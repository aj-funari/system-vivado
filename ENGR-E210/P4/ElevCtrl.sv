==> flow/design.v <==
`timescale 1ns / 1ps
module ElevCtrl(
    input        clk,  
    input        rst,  
    input [3:0]  floorBtn,  
    output logic [1:0] floorSel,
    output logic       door
);
enum { STATE1_OPEN, STATE1_CLOSE, STATE2_OPEN, STATE2_CLOSE, STATE3_OPEN,
       STATE3_CLOSE, STATE4_OPEN, STATE4_CLOSE } state, nextState;
logic [3:0] floorSave, nextFloorSave;
always_ff @(posedge clk) begin
    if (rst) begin
        state <= STATE1_OPEN;  
        floorSave <= 4'h0; end
    else begin
        state <= nextState;
        floorSave <= nextFloorSave; end
end
always_comb begin
    nextState = state;
    nextFloorSave = floorSave;
    floorSel = 2'b00;
    door = 1'h1;
    case(state)
        STATE1_CLOSE: begin floorSel = 2'b00; door = 1'h0;  
                      if (floorSave == 4'b0001) begin
                      nextState = STATE1_OPEN; 
                      nextFloorSave = floorSave; end
                      else if (floorSave == 4'b0010) begin
                      nextState = STATE2_CLOSE;
                      nextFloorSave = floorSave; end
                      else if (floorSave == 4'b0100) begin
                      nextState = STATE2_CLOSE;
                      nextFloorSave = floorSave; end 
                      else if (floorSave == 4'b1000) begin
                      nextState = STATE2_CLOSE;
                      nextFloorSave = floorSave; end end
        STATE2_CLOSE: begin floorSel = 2'b01; door = 1'h0;  
                      if (floorSave == 4'b0001) begin
                      nextState = STATE1_CLOSE; 
                      nextFloorSave = floorSave; end
                      else if (floorSave == 4'b0010) begin
                      nextState = STATE2_OPEN; 
                      nextFloorSave = floorSave; end
                      else if (floorSave == 4'b0100) begin
                      nextState = STATE3_CLOSE;
                      nextFloorSave = floorSave; end 
                      else if (floorSave == 4'b1000) begin
                      nextState = STATE3_CLOSE; 
                      nextFloorSave = floorSave; end end
        STATE3_CLOSE: begin floorSel = 2'b10; door = 1'h0;  
                      if (floorSave == 4'b0001) begin
                      nextState = STATE2_CLOSE; 
                      nextFloorSave = floorSave; end
                      else if (floorSave == 4'b0010) begin
                      nextState = STATE2_CLOSE; 
                      nextFloorSave = floorSave; end
                      else if (floorSave == 4'b0100) begin
                      nextState = STATE3_OPEN;
                      nextFloorSave = floorSave; end 
                      else if (floorSave == 4'b1000) begin
                      nextState = STATE4_CLOSE; 
                      nextFloorSave = floorSave; end end
        STATE4_CLOSE: begin floorSel = 2'b11; door = 1'h0;  
                      if (floorSave == 4'b0001) begin
                      nextState = STATE3_CLOSE; 
                      nextFloorSave = floorSave; end
                      else if (floorSave == 4'b0010) begin
                      nextState = STATE3_CLOSE; 
                      nextFloorSave = floorSave; end
                      else if (floorSave == 4'b0100) begin
                      nextState = STATE3_CLOSE;
                      nextFloorSave = floorSave; end 
                      else if (floorSave == 4'b1000) begin
                      nextState = STATE4_OPEN; 
                      nextFloorSave = floorSave; end end
        STATE1_OPEN:  begin floorSel = 2'b00; door = 1'h1;  
                      if (floorSave == 4'b0001) begin
                      nextState = STATE1_OPEN;
                      nextFloorSave = 0; end
                      else if (floorSave == 4'b0010) begin
                      nextState = STATE1_CLOSE; 
                      nextFloorSave = floorSave; end
                      else if (floorSave == 4'b0100) begin
                      nextState = STATE1_CLOSE; 
                      nextFloorSave = floorSave; end 
                      else if (floorSave == 4'b1000) begin
                      nextState = STATE1_CLOSE; 
                      nextFloorSave = floorSave; end
                      else begin
                      door = 1'h1; nextState = STATE1_OPEN;
                      nextFloorSave = 0;
                      if (floorBtn == 4'b0010) begin
                      nextState = STATE1_CLOSE; 
                      nextFloorSave = floorBtn; end
                      else if (floorBtn == 4'b0100) begin
                      nextState = STATE1_CLOSE; 
                      nextFloorSave = floorBtn; end
                      else if (floorBtn == 4'b1000) begin
                      nextState = STATE1_CLOSE;
                      nextFloorSave = floorBtn; end end end 
        STATE2_OPEN:  begin floorSel = 2'b01; door = 1'h1;  
                      if (floorSave == 4'b0001) begin
                      nextState = STATE2_CLOSE; 
                      nextFloorSave = floorSave; end
                      else if (floorSave == 4'b0010) begin
                      nextState = STATE2_OPEN; 
                      nextFloorSave = 0; end
                      else if (floorSave == 4'b0100) begin
                      nextState = STATE2_CLOSE; 
                      nextFloorSave = floorSave; end 
                      else if (floorSave == 4'b1000) begin
                      nextState = STATE2_CLOSE; 
                      nextFloorSave = floorSave; end
                      else begin
                      door = 1'h1; nextState = STATE2_OPEN;
                      nextFloorSave = 0;
                      if (floorBtn == 4'b0001) begin
                      nextState = STATE2_CLOSE;
                      nextFloorSave = floorBtn; end
                      else if (floorBtn == 4'b0100) begin
                      nextState = STATE2_CLOSE;
                      nextFloorSave = floorBtn; end
                      else if (floorBtn == 4'b1000) begin
                      nextState = STATE2_CLOSE;
                      nextFloorSave = floorBtn; end end end
        STATE3_OPEN:  begin floorSel = 2'b10; door = 1'h1;  
                      if (floorSave == 4'b0001) begin
                      nextState = STATE3_CLOSE; 
                      nextFloorSave = floorSave; end
                      else if (floorSave == 4'b0010) begin
                      nextState = STATE3_CLOSE; 
                      nextFloorSave = floorSave; end
                      else if (floorSave == 4'b0100) begin
                      nextState = STATE3_OPEN;
                      nextFloorSave = 0; end 
                      else if (floorSave == 4'b1000) begin
                      nextState = STATE3_CLOSE; 
                      nextFloorSave = floorSave; end
                      else begin
                      door = 1'h1; nextState = STATE3_OPEN;
                      nextFloorSave = 0;
                      if (floorBtn == 4'b0001) begin
                      nextState = STATE3_CLOSE;
                      nextFloorSave = floorBtn; end
                      else if (floorBtn == 4'b0010) begin
                      nextState = STATE3_CLOSE;
                      nextFloorSave = floorBtn; end
                      else if (floorBtn == 4'b1000) begin
                      nextState = STATE3_CLOSE;
                      nextFloorSave = floorBtn; end end end
        STATE4_OPEN:  begin floorSel = 2'b11; door = 1'h1;  
                      if (floorSave == 4'b0001) begin
                      nextState = STATE4_CLOSE;
                      nextFloorSave = floorSave; end
                      else if (floorSave == 4'b0010) begin
                      nextState = STATE4_CLOSE; end
                      else if (floorSave == 4'b0100) begin
                      nextState = STATE4_CLOSE; end 
                      else if (floorSave == 4'b1000) begin
                      nextState = STATE4_OPEN; 
                      nextFloorSave = 0; end
                      else begin
                      door = 1'h1; nextState = STATE4_OPEN;
                      nextFloorSave = 0;
                      if (floorBtn == 4'b0001) begin
                      nextState = STATE4_CLOSE;
                      nextFloorSave = floorBtn; end
                      else if (floorBtn == 4'b0010) begin
                      nextState = STATE4_CLOSE;
                      nextFloorSave = floorBtn; end
                      else if (floorBtn == 4'b0100) begin
                      nextState = STATE4_CLOSE;
                      nextFloorSave = floorBtn; end end end 
    endcase
end
endmodule
# Step by step through the tools: ElevCtrl
# Tool output for the design above, in the order of the flow.
# Line numbers count from 1 in the design file above.
# A cell with n/a has no value.
# inputs
top_module,ElevCtrl
clk_port,clk
cell_library,sky130hd
corner,tt_025C_1v80

# After elaboration
# Counts by Yosys on the flattened word-level netlist (proc, flatten, opt, wreduce; memories kept). Register bits leave out memories and registers merged into their read ports (data or address). Print and check cells are left out.
# op_classes
n_eq,31
reduce_and_logical,9
n_mux,73
# ops
op,n
2-to-1 mux 32 bit,16
parallel mux 32 bit (select 8 bit),1
equality test 32 x 3 -> 1 bit with constant B,4
2-to-1 mux 4 bit,25
equality test 32 x 2 -> 1 bit with constant B,2
equality test 32 x 1 -> 1 bit with constant B,1
logical NOT 32 bit,1
2-to-1 mux 1 bit,29
!= test 5 bit with constant B,4
!= test 3 bit with constant B,6
parallel mux 4 bit (select 4 bit),1
AND reduction 13 bit,1
!= test 2 bit with constant B,6
equality test 4 x 1 -> 1 bit with constant B,2
equality test 4 x 2 -> 1 bit with constant B,2
equality test 4 x 3 -> 1 bit with constant B,2
equality test 4 bit with constant B,2
nonzero test 8 bit,1
OR reduction 2 bit,3
parallel mux 2 bit (select 3 bit),1
AND reduction 5 bit,1
nonzero test 4 bit,1
OR reduction 4 bit,1
# bits
ff_bits,36
word_cells,115
in_bits,6
out_inout_bits,3

# Depth
# Yosys ltp: most cells in a row. Word level: on the elaborated netlist, between registers, memories and ports. Mapped: between sequential cells and ports; inverters and the memories' decode and read muxes count.
# depth
word_depth,9
abc_area,0
depth_mapped,7
mapped_depth_nobuf,5

# Netlist
# Source: synth_stat.txt of the flow (Yosys; design flattened, memories mapped). It holds for the ABC_AREA given above (unset counts as 0); a run with the other value may have another netlist.
# The area totals of this step are shown rounded.
# synth_totals
sequential_area_um2,240
mapped_cells,150
n_buf,12
yosys_area_um2,1140
ffs,12
# types
cell_type,n,area_total_um2
sky130_fd_sc_hd__dfxtp_1,12,240.23
sky130_fd_sc_hd__o21ai_0,16,80.077
sky130_fd_sc_hd__nor2_1,19,71.318
sky130_fd_sc_hd__xor2_1,7,61.309
sky130_fd_sc_hd__a21oi_1,12,60.058
sky130_fd_sc_hd__buf_6,3,33.782
sky130_fd_sc_hd__nor3_4,2,32.531
sky130_fd_sc_hd__nand2b_1,5,31.28
sky130_fd_sc_hd__mux2_4,2,30.029
sky130_fd_sc_hd__o211ai_1,4,30.029
sky130_fd_sc_hd__nand2_1,7,26.275
sky130_fd_sc_hd__buf_2,5,25.024
sky130_fd_sc_hd__nand3_1,5,25.024
sky130_fd_sc_hd__nor4b_4,1,23.773
sky130_fd_sc_hd__inv_1,6,22.522
sky130_fd_sc_hd__o21a_1,3,22.522
sky130_fd_sc_hd__mux2i_1,2,20.019
sky130_fd_sc_hd__nor2b_1,3,18.768
# Other cell types: 28; their cells: 36.

# Worst setup path after synthesis
# Source: OpenSTA report_checks on the synthesized netlist (no wires, ideal clock, input and output delay 20% of the period each), path of least setup slack; recovery checks are left aside. Register names are those of the netlist, which keeps one name where synthesis merged equal registers.
# synth_timing
kind,reg-to-reg
start,register state
end,register floorSave[2]
path_buffers,1
path_stages,6
path_delay_ps,1508
launch_ps,0
t_arrival_ps,1387
setup_time_ps,121
slack_ps,22
required_time_ps,1409
period_ps,1530
period_less_setup_slack_ps,1508
# "path_delay_ps" is the arrival time less input delay plus setup time.
# "path_stages" counts driving pins, that of a launching flip-flop among them; a cell with two outputs on the path counts twice.
# "period_less_setup_slack_ps" = period - worst setup slack (recovery checks aside). The figure is calculated, with input and output delays left at 20% of the set period.
# An end named without its bit number is one bit of that signal or, where synthesis recoded a state register, one of its new flip-flops.
# synth_between
path_cell_list,sky130_fd_sc_hd__dfxtp_1 -> sky130_fd_sc_hd__buf_2 -> sky130_fd_sc_hd__nor3_4 -> sky130_fd_sc_hd__a21oi_2 -> sky130_fd_sc_hd__nor3_4 -> sky130_fd_sc_hd__mux2_4
# synth_lines
element,line,rtl
"start, declared",10,"STATE3_CLOSE, STATE4_OPEN, STATE4_CLOSE } state, nextState;"
"start, assigned",14,state <= STATE1_OPEN;
"start, assigned",17,state <= nextState;
"end, assigned",15,floorSave <= 4'h0; end
"end, assigned",18,floorSave <= nextFloorSave; end
"end, declared",11,"logic [3:0] floorSave, nextFloorSave;"
# Chain of elaborated cells between the ends: none given.

# Worst path after layout
# From the final timing report of flow run B: the path of least setup slack in the routed layout; clock arrival at registers is part of the times.
# The path's times are printed in steps of 10 ps; the period is the one set.
# layout_timing
kind,reg-to-reg
start,register floorSave[1]
end,register floorSave[2]
setup_time_ps,110
t_arrival_ps,1650
period_ps,1260
path_stages,7
launch_ps,250
slack_ps,-250
path_buffers,1
required_time_ps,1390
# The rows between start and end are the longest chain of elaborated cells between them; the timing report does not say that the signal goes this way. Where chains are equally long, one stands for them.
# Each line given opens the expression or statement behind the cell; cells for indexed reads and writes are added by Yosys, which also makes memories of some case tables.
# layout_between
path_cell_list,sky130_fd_sc_hd__dfxtp_4 -> sky130_fd_sc_hd__nor4b_4 -> sky130_fd_sc_hd__buf_4 -> sky130_fd_sc_hd__a21oi_1 -> sky130_fd_sc_hd__nand4b_1 -> sky130_fd_sc_hd__a21oi_1 -> sky130_fd_sc_hd__mux2_4
elab_chain_cells,6
cells_between,34
classes_between,eq/ne: 16; mux: 17; reduce/logical: 1
# layout_lines
element,line,rtl
"start, declared",11,"logic [3:0] floorSave, nextFloorSave;"
"start, assigned",15,floorSave <= 4'h0; end
"start, assigned",18,floorSave <= nextFloorSave; end
equality test 4 bit,161,else if (floorSave == 4'b1000) begin
2-to-1 mux 4 bit,161,
2-to-1 mux 4 bit,159,else if (floorSave == 4'b0100) begin
2-to-1 mux 4 bit,157,else if (floorSave == 4'b0010) begin
2-to-1 mux 4 bit,154,if (floorSave == 4'b0001) begin
parallel mux 4 bit (select 4 bit),25,case(state)
"end, assigned",15,
"end, assigned",18,
"end, declared",11,

# Below are 2 stored runs of the flow (Yosys, OpenROAD; platform sky130hd) on ElevCtrl, each with its settings and what was measured, unordered. Constraints: input delay and output delay 20% of the set period each, output load 0.01 pF.
# "power_total_uw" rests on the timing tool's default activity at the inputs, not on a simulated workload.
# Results are given in rounded form.
# Among the settings, - means not set for that run.
# Results: - = not shown.
stored run,period_ns,CORE_UTILIZATION,PLACE_DENSITY_LB_ADDON,CELL_PAD_IN_SITES_DETAIL_PLACEMENT,MIN_ROUTING_LAYER,CAP_MARGIN,CORE_MARGIN,SLEW_MARGIN,SETUP_SLACK_MARGIN,PLACE_DENSITY,HOLD_SLACK_MARGIN,CTS_CLUSTER_DIAMETER,MAX_ROUTING_LAYER,timing.hold.ws_ps,final_setup_ws_ps,power_total_uw,die_um2,post_synth_area_um2,post_route_stdcell_area_um2,fin_tns_ps
flow run A,2.74,57,0.3,2,met1,20,2,20,-,-,-,-,-,-,-,-,-,-,-,-
flow run B,1.26,30,-,-,-,20,5,20,0.27,0.54,0.28,205,met5,585,-251,1120,5120,1140,1840,-2430
# Flow run A: no final report: placement broke off with DPL-0033
